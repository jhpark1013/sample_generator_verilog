==> flow/design.v <==
module top
  (
   input         Clk,
   input         ResetN,
   output wire [39:0] PacketSize,
   output wire  M_AXIS_tvalid,
   output wire  M_AXIS_tready,
   output wire M_AXIS_tlast,
  output wire [39:0] M_AXIS_tdata,
  input [39:0] in_quad
   );
   reg En;
   assign En = 1;
   assign PacketSize = in_quad + 'd8 ;  
   reg [39:0] counterR;
   always_ff @(posedge Clk)
     if(!ResetN)
       counterR <= 0;
   	else begin
       if(M_AXIS_tvalid && M_AXIS_tready)
         if(M_AXIS_tlast)
           counterR <= 0;
       	 else
           counterR<=counterR + 1;
     end
    always_ff @(posedge Clk)
      if(!ResetN)
        counterR <= 0;
      else begin
        counterR <= counterR + 1;
        if(counterR == 30)begin
          En = 0;
        end
      end
reg enableSampleGenerationR;
wire enableSampleGenerationPosEdge;
wire enableSampleGenerationNegEdge;
assign enableSampleGenerationR = 1;
always @(posedge Clk)
  if(!ResetN) begin
    enableSampleGenerationR <= 0;
  end
  else begin
    enableSampleGenerationR <= enableSampleGenerationR;
  end
assign enableSampleGenerationPosEdge = En && (!enableSampleGenerationR);
assign enableSampleGenerationNegEdge = (!En) && enableSampleGenerationR;
reg [1:0] fsm_currentState;
reg [1:0] fsm_prevState;
always_ff @(posedge Clk)
  if(!ResetN) begin
    fsm_currentState <= 0;
    fsm_prevState <= 0;
  end
  else begin
  case (fsm_currentState)
  0: begin
    if(enableSampleGenerationPosEdge) begin
      fsm_currentState <= 1;
      fsm_prevState <= 0;
    end
    else begin
      fsm_currentState <= 0;
      fsm_prevState <= 0;
    end
  end
  1: begin
    if(enableSampleGenerationNegEdge) begin
      fsm_currentState <= 2;
      fsm_prevState <= 1;
    end
    else begin
      fsm_currentState <= 1;
      fsm_prevState <= 1;
    end
  end
  2: begin
    if(lastDataIsBeingTransferred) begin
      fsm_currentState <= 0;
      fsm_prevState <= 2;
    end
    else begin
      fsm_currentState <= 2;
      fsm_prevState <= 2;
    end
  end
  default:begin
    fsm_currentState <= 0;
    fsm_prevState <= 0;
  end
  endcase
  end
  reg 			dataIsBeingTransferred;
  reg 			lastDataIsBeingTransferred;
  assign dataIsBeingTransferred = M_AXIS_tvalid & M_AXIS_tready;
  assign lastDataIsBeingTransferred = dataIsBeingTransferred & M_AXIS_tlast;
  reg 	[29:0]	packetSizeInDwords;
  reg 	[1:0]				validBytesInLastChunk;
  always_ff @(posedge Clk)
  	if ( ! ResetN ) begin
  		packetSizeInDwords <= 0;
  		validBytesInLastChunk <= 0;
  	end
  	else begin
      if ( enableSampleGenerationPosEdge ) begin
  			packetSizeInDwords <= 'd6 ;  
  			validBytesInLastChunk <= PacketSize - packetSizeInDwords * 4;
  		end
    end
  reg [31:0] globalCounter;
  always_ff @(posedge Clk)
    if(!ResetN) begin
      globalCounter <= 0;
    end
    else begin
      if( dataIsBeingTransferred )
        globalCounter <= globalCounter + 1;
      else
        globalCounter <= globalCounter;
    end
  assign M_AXIS_tdata = globalCounter;
  reg [29:0] packetCounter;
  always_ff @(posedge Clk)
    if(!ResetN) begin
      packetCounter <= 0;
    end
    else begin
      if(lastDataIsBeingTransferred) begin
        packetCounter <= 0 ;
      end
      else if(dataIsBeingTransferred) begin
        packetCounter <= packetCounter + 1;
      end
      else begin
        packetCounter <= packetCounter;
      end
    end
  assign M_AXIS_tvalid = 'd1;  
  assign M_AXIS_tready = 1'd1;  
  assign M_AXIS_tlast = (packetCounter == 6) ? 1 : 0;
endmodule
Tool chain data of top
What the tools print for top, step after step.
Lines are those of the file above, counted from 1.
Operators: Yosys type, input widths -> output width; for muxes data width and select width s.
Cell names lack the library's common part.
The mark n/a stands for no value.

design
  top = top
  clock port = Clk
  cell library = sky130hd
  timing corner = tt_025C_1v80

Word-level counts
Source: Yosys, flattened and elaborated, memories not mapped. Widths are those after wreduce. Registers that Yosys merges into a memory's read port (data or address) are not register bits. Print and check cells do not count. Equal cells are merged and count once.

cells by class
  add/subtract/negate cells = 3
  equal/unequal tests = 1
  muxes and demuxes = 1
  bitwise operators = 1
  reductions and logical operators = 1

operators by type and width
  operator               count
  $add 40x4->40 const B  1
  $add 32x1->32 const B  1
  $add 30x1->30 const B  1
  $eq 30x3->1 const B    1
  $reduce_or 2->1        1
  $not 1->1              1
  $mux 1                 1

storage and ports
  bits in registers = 62
  input bits = 42

Logic depth
Longest topological path by Yosys (ltp), each cell counted once; first at word level (registers and memories cut), then after technology mapping (sequential cells cut; the memories' decode and read muxes count).

logic depth
  depth after elaboration = 3
  ABC_AREA = 0
  mapped depth = 7
  mapped depth without buffers = 6

Mapped cells and area
The flow's flattened synthesis, as Yosys stat reports it; memories are mapped. The netlist is that of the ABC_AREA named above (0 if unset); the other value can give another one.
The area totals of this step are shown rounded.

mapped netlist
  mapped cells = 478
  mapped area = 0.00376 mm2
  mapped flip-flops = 62

cells by type
  type      count  area in all (um2)
  dfxtp_1   62     1241.19
  xor2_1    33     289.027
  xnor2_1   26     227.718
  or4_1     23     172.666
  nand3_1   33     165.158
  nand4_1   26     162.656
  o31ai_1   20     150.144
  a21oi_1   28     140.134
  nand2_1   36     135.13
  nor2_1    35     131.376
  buf_4     14     105.101
  nor4_1    16     100.096
  nor3_1    19     95.091
  and4_1    10     87.584
  clkbuf_1  17     63.811
  inv_1     17     63.811
  and3_1    10     62.56
  mux2i_1   6      60.058

Not listed: further types 15, cells in them 47.

Timing after synthesis
Path of least setup slack by OpenSTA after synthesis, without wires, with an ideal clock, recovery checks aside; 20% of the period is set as input and as output delay. Where synthesis merged equal registers, the netlist keeps one of their names.

timing post-synthesis
  path type = input to output
  from = input in_quad[3]
  to = output PacketSize[33]
  period = 2.68 ns
  external input delay = 0.536 ns
  output delay = 0.536 ns
  time at the first pin = 0.536 ns
  arrival time = 2.032 ns
  slack = 0.112 ns
  delay of the path = 1.496 ns
  stages on the path = 6
  buffers on the path = 1
  synthesis period reached = 2.568 ns

"delay of the path" is the arrival time less input delay plus setup time.
At an output port there is no setup time.
"stages on the path": output pins that drive a net of the path, with the launching flip-flop's if there is one; two outputs of one cell count as two.
"synthesis period reached" = period - worst setup slack (recovery checks aside). The figure is calculated, with input and output delays left at 20% of the set period.
Between the ends stands the longest chain of elaborated cells between them, by number of cells; it is not shown to be the way that was timed. Of several equally long chains one is given.
Each line given opens the expression or statement behind the cell; cells for indexed reads and writes are added by Yosys, which also makes memories of some case tables.

on the way, post-synthesis
  path through = ha_1 -> nand4_1 -> or4_1 -> clkbuf_1 -> nor4_1 -> xor2_1
  length of the longest elaborated chain = 1
  elaborated cells on any way between the ends = 1
  classes of those cells = 1 x add/sub

RTL lines, path post-synthesis
  what           RTL line  source
  from (decl)    10        input [39:0] in_quad
  $add 40x4->40  14        assign PacketSize = in_quad + 'd8 ;
  to (decl)      5         output wire [39:0] PacketSize,

Worst path after layout
From the final timing report of entry A: the path of least setup slack in the routed layout; clock arrival at registers is part of the times.

timing after layout
  path type = input to output
  from = input in_quad[3]
  to = output PacketSize[35]
  period = 3.74 ns
  external input delay = 0.75 ns
  output delay = 0.75 ns
  time at the first pin = 0.75 ns
  arrival time = 2.90 ns
  slack = 0.09 ns
  stages on the path = 8
  buffers on the path = 3

Between the ends stands the longest chain of elaborated cells between them, by number of cells; it is not shown to be the way that was timed. Of several equally long chains one is given.

on the way, after layout
  path through = clkdlybuf4s50_1 -> ha_1 -> nand4_1 -> or4_1 -> buf_4 -> nor4_2 -> xor2_1 -> dlygate4sd2_1
  length of the longest elaborated chain = 1
  elaborated cells on any way between the ends = 1
  classes of those cells = 1 x add/sub

RTL lines, path after layout
  what           RTL line  source
  from (decl)    10        input [39:0] in_quad
  $add 40x4->40  14        assign PacketSize = in_quad + 'd8 ;
  to (decl)      5         output wire [39:0] PacketSize,

Ticket comment

Top module top; platform sky130hd; tools Yosys and OpenROAD; 2 stored runs in no particular order. Input and output delays are each 20% of the period that was set; the output load is 0.01 pF.
"achieved period" = clock period - worst setup slack. The figure is calculated, with input and output delays left at 20% of the set period.
"time of the worst setup path" means the part of the period allowed to the worst setup path (the constraints hold back 20% at inputs and 20% at outputs) less its slack; where the path has registers, the arrival times of their clocks count too.
"power" is the tool's figure for a default switching activity; nothing was simulated.
Values from the reports are rounded here.
Among the settings, - means not set for that run.
A result given as - is not shown for that run.

setting or result                          entry A          entry B
period_ns                                  3.74             2.67
CAP_MARGIN                                 20               20
CORE_MARGIN                                2                10
CORE_UTILIZATION                           40               68
SLEW_MARGIN                                20               20
PLACE_DENSITY                              -                0.68
HOLD_SLACK_MARGIN                          -                -0.09
CELL_PAD_IN_SITES_GLOBAL_PLACEMENT         -                0
CELL_PAD_IN_SITES_DETAIL_PLACEMENT         -                0
ABC_AREA                                   -                0
GPL_TIMING_DRIVEN                          -                0
MAX_ROUTING_LAYER                          -                met4
netlist area reported by Yosys (mm2)       0.00376          -
full die area (mm2)                        0.0102           -
standard-cell area after routing (mm2)     0.00527          -
utilization after layout (%)               57.3             -
worst setup slack after layout (ns)        0.093            -
final setup TNS (ns)                       0.000            -
worst hold slack in the final report (ns)  0.475            -
power (W)                                  0.00145          -
achieved period (ns)                       3.647            -
time of the worst setup path (ns)          2.15             -
worst setup path kind                      input to output  -

Entry B: no final report: placement broke off with GPL-0301
